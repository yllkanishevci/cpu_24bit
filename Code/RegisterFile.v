==> flow/design.v <==
`timescale 1ns / 1ps
module RegisterFile(
input wire [3:0] Rs,
input wire [3:0] Rt,
input wire [3:0] Rd,
input wire [23:0] WriteD,
output wire [23:0] ReadR1,
output wire [23:0] ReadR2,
input wire RegWrite,
input wire clock
    );
    reg [23:0] registers[15:0] ;
    always @(posedge clock)
    begin
    if(RegWrite) registers[Rd]<=WriteD;
    end
    assign ReadR1=registers[Rs];
    assign ReadR2=registers[Rt];
endmodule
-- Tool chain data of RegisterFile
The steps from the RTL of RegisterFile to its reports follow in flow order.
Line numbers count from 1 in the design file above.
Library cell names are shortened.
The mark n/a stands for no value.
- top: RegisterFile
- clock input: clock
- library: sky130hd
- library corner: tt_025C_1v80

-- Word-level counts
Counts by Yosys on the flattened word-level netlist (proc, flatten, opt, wreduce; memories kept). Register bits leave out memories and registers merged into their read ports (data or address); mux counts leave out enables and synchronous resets folded into registers. Print and check cells are left out. Cells with the same type and inputs are merged into one.
Memory sizes are those after Yosys's memory passes, which may raise the word count (mostly to a power of two), join words into wider ones and drop unused or constant bits.
- cells after elaboration: 4
- noted register bits after elaboration: 0
- RAM bits: 384
- memory cells: 1
- memories (memory ; depth ; width ; rd ports ; write ports ; RTL line ; source):
    registers ; 16 ; 24 ; 2 ; 1 ; 12 ; reg [23:0] registers[15:0] ;
- noted muxes and demuxes: 3
- operators with widths (kind ; number):
    two-way mux 24 bit ; 1
    two-way mux 4 bit ; 1
    two-way mux 1 bit ; 1

-- Longest topological paths
Longest topological path by Yosys (ltp), each cell counted once; first at word level (registers and memories cut), then after technology mapping (sequential cells cut; the memories' decode and read muxes count).
- noted depth after elaboration: 1
- noted ABC_AREA: 0
- noted depth in mapped cells: 6
- mapped depth without buffers at 3

-- Mapped cells and area
Yosys stat after the flow's synthesis: flattened, memories mapped to cells. It holds for the ABC_AREA given above (unset counts as 0); a run with the other value may have another netlist.
- flip-flop cells: 384
- buffers: 66
- sequential part of the area at 11531.1 um2
- standard cells after synthesis at 817
- chip area (Yosys) at 17260.3 um2
- cells by type (type ; number ; area in all (um2)):
    edfxtp_1 ; 384 ; 1.15E+04
    mux4_2 ; 192 ; 4.32E+03
    a22oi_1 ; 96 ; 720.691
    nand2_1 ; 49 ; 183.926
    clkbuf_1 ; 35 ; 131.376
    buf_6 ; 10 ; 112.608
    buf_2 ; 21 ; 105.101
    nor2_1 ; 14 ; 52.55
    nor2b_1 ; 4 ; 25.024
    nor3_1 ; 4 ; 20.019
    nand3b_1 ; 2 ; 15.014
    and2_1 ; 2 ; 12.512
    nand2b_1 ; 2 ; 12.512
    or3b_2 ; 1 ; 8.758
    nand3_1 ; 1 ; 5.005

-- Timing after synthesis
Source: OpenSTA report_checks on the synthesized netlist (no wires, ideal clock, input and output delay 20% of the period each), path of least setup slack; recovery checks are left aside. Register names are those of the netlist, which keeps one name where synthesis merged equal registers.
- path kind: input port to flip-flop
- start: in Rd[2]
- end: mem registers[0][0]
- path buffers at 0
- clock period: 3.6 ns
- stages at 2
- noted arrival: 2.902 ns
- delay of the path: 2.617 ns
- path slack at 0.263 ns
- data required time at 3.165 ns
- library setup time at 0.435 ns
- noted synthesis period reached: 3.337 ns
"delay of the path" = arrival - input delay + setup time.
"stages": output pins that drive a net of the path, with the launching flip-flop's if there is one; two outputs of one cell count as two.
"synthesis period reached" is the clock period less the worst setup slack; recovery checks do not enter. This is arithmetic on one report: input and output delays are still those of the set period (20% each).
Between the ends stands the longest chain of elaborated cells between them, by number of cells; it is not shown to be the way that was timed. Of several equally long chains one is given.
Each line given opens the expression or statement behind the cell; cells for indexed reads and writes are added by Yosys, which also makes memories of some case tables.
- path through: or3b_2 -> nor3_1
- length of the longest elaborated chain: 1
- elaborated cells between the ends (all ways): 1
- source lines of those cells at 1
- ends and longest elaborated chain, after synthesis (item ; RTL line ; source):
    start: declaration ; 5 ; input wire [3:0] Rd,
    two-way mux 4 bit ; 15 ; if(RegWrite) registers[Rd]<=WriteD;
    end: declaration ; 12 ; reg [23:0] registers[15:0] ;

-- Timing after layout
Path of least setup slack in the final report of run 1 (OpenROAD, finished layout, wires in). Where an end is a register, its clock arrival counts in the times.
- path kind: input port to output port
- start: in Rs[0]
- end: out ReadR1[11]
- clock period: 3.76 ns
- stages at 7
- noted arrival: 2.16 ns
- path buffers at 4
- path slack at 0.85 ns
- data required time at 3.01 ns
Between the ends stands the longest chain of elaborated cells between them, by number of cells; it is not shown to be the way that was timed. Of several equally long chains one is given.
A memory read counts as a cell of the chain, while the word-level depth stops at memories.
- path through: buf_16 -> buf_16 -> buf_12 -> mux4_2 -> a22oi_2 -> nand2_1 -> buf_2
- length of the longest elaborated chain: 1
- elaborated cells between the ends (all ways): 1
- source lines of those cells at 1
- ends and longest elaborated chain, after layout (item ; RTL line ; source):
    start: declaration ; 3 ; input wire [3:0] Rs,
    memory (16 x 24 bit) ; 12 ; reg [23:0] registers[15:0] ;
    end: declaration ; 7 ; output wire [23:0] ReadR1,

Lab notebook: RegisterFile

RegisterFile through Yosys and OpenROAD on sky130hd: 2 stored runs, unordered, with their settings and measured results. The constraints put input and output delay at 20% of the set period each and load the outputs with 0.01 pF.
By "clock period reached" is meant the clock period of the run minus its worst setup slack. This is arithmetic on one report: input and output delays are still those of the set period (20% each).
By "time of the worst setup path" is meant the share of the clock period that the worst setup path is allowed (20% is reserved at inputs, 20% at outputs), minus its slack. Clock arrival times at its registers enter into it.

Run 1
Settings were period_ns = 3.76; CORE_UTILIZATION = 29; SETUP_SLACK_MARGIN = 0.98; PLACE_DENSITY_LB_ADDON = 0.3; HOLD_SLACK_MARGIN = 0.21; CORE_MARGIN = 9; GPL_TIMING_DRIVEN = 1; GPL_ROUTABILITY_DRIVEN = 0; CTS_CLUSTER_SIZE = 92; CAP_MARGIN = 20; SLEW_MARGIN = 20
- noted the synthesis area: 17260.3 um2
- worst slack on setup checks at 0.852 ns
- noted the final worst hold slack: 1.106 ns
- std-cell area (final layout) at 22806.9 um2
- utilization of the finished layout at 38.7 %
- area of the die at 68625.7 um2
- setup total negative slack at 0.000 ns
- clock period reached: 2.908 ns
- time of the worst setup path at 1.40 ns
- worst setup path type: input port to output port

Run 2
Settings were period_ns = 2.91; CORE_UTILIZATION = 21; PLACE_DENSITY_LB_ADDON = 0.17; HOLD_SLACK_MARGIN = -0.01; CORE_ASPECT_RATIO = 0.82; CELL_PAD_IN_SITES_GLOBAL_PLACEMENT = 2; CTS_CLUSTER_SIZE = 92; SLEW_MARGIN = 15; MIN_ROUTING_LAYER = met2; MAX_ROUTING_LAYER = met5; CAP_MARGIN = 20; CORE_MARGIN = 2
- noted the synthesis area: 17260.3 um2
- worst slack on setup checks at 0.057 ns
- noted the final worst hold slack: 0.931 ns
- std-cell area (final layout) at 23216.0 um2
- utilization of the finished layout at 28.4 %
- area of the die at 84512.0 um2
- setup total negative slack at 0.000 ns
- clock period reached: 2.853 ns
- time of the worst setup path at 1.69 ns
- worst setup path type: input port to output port
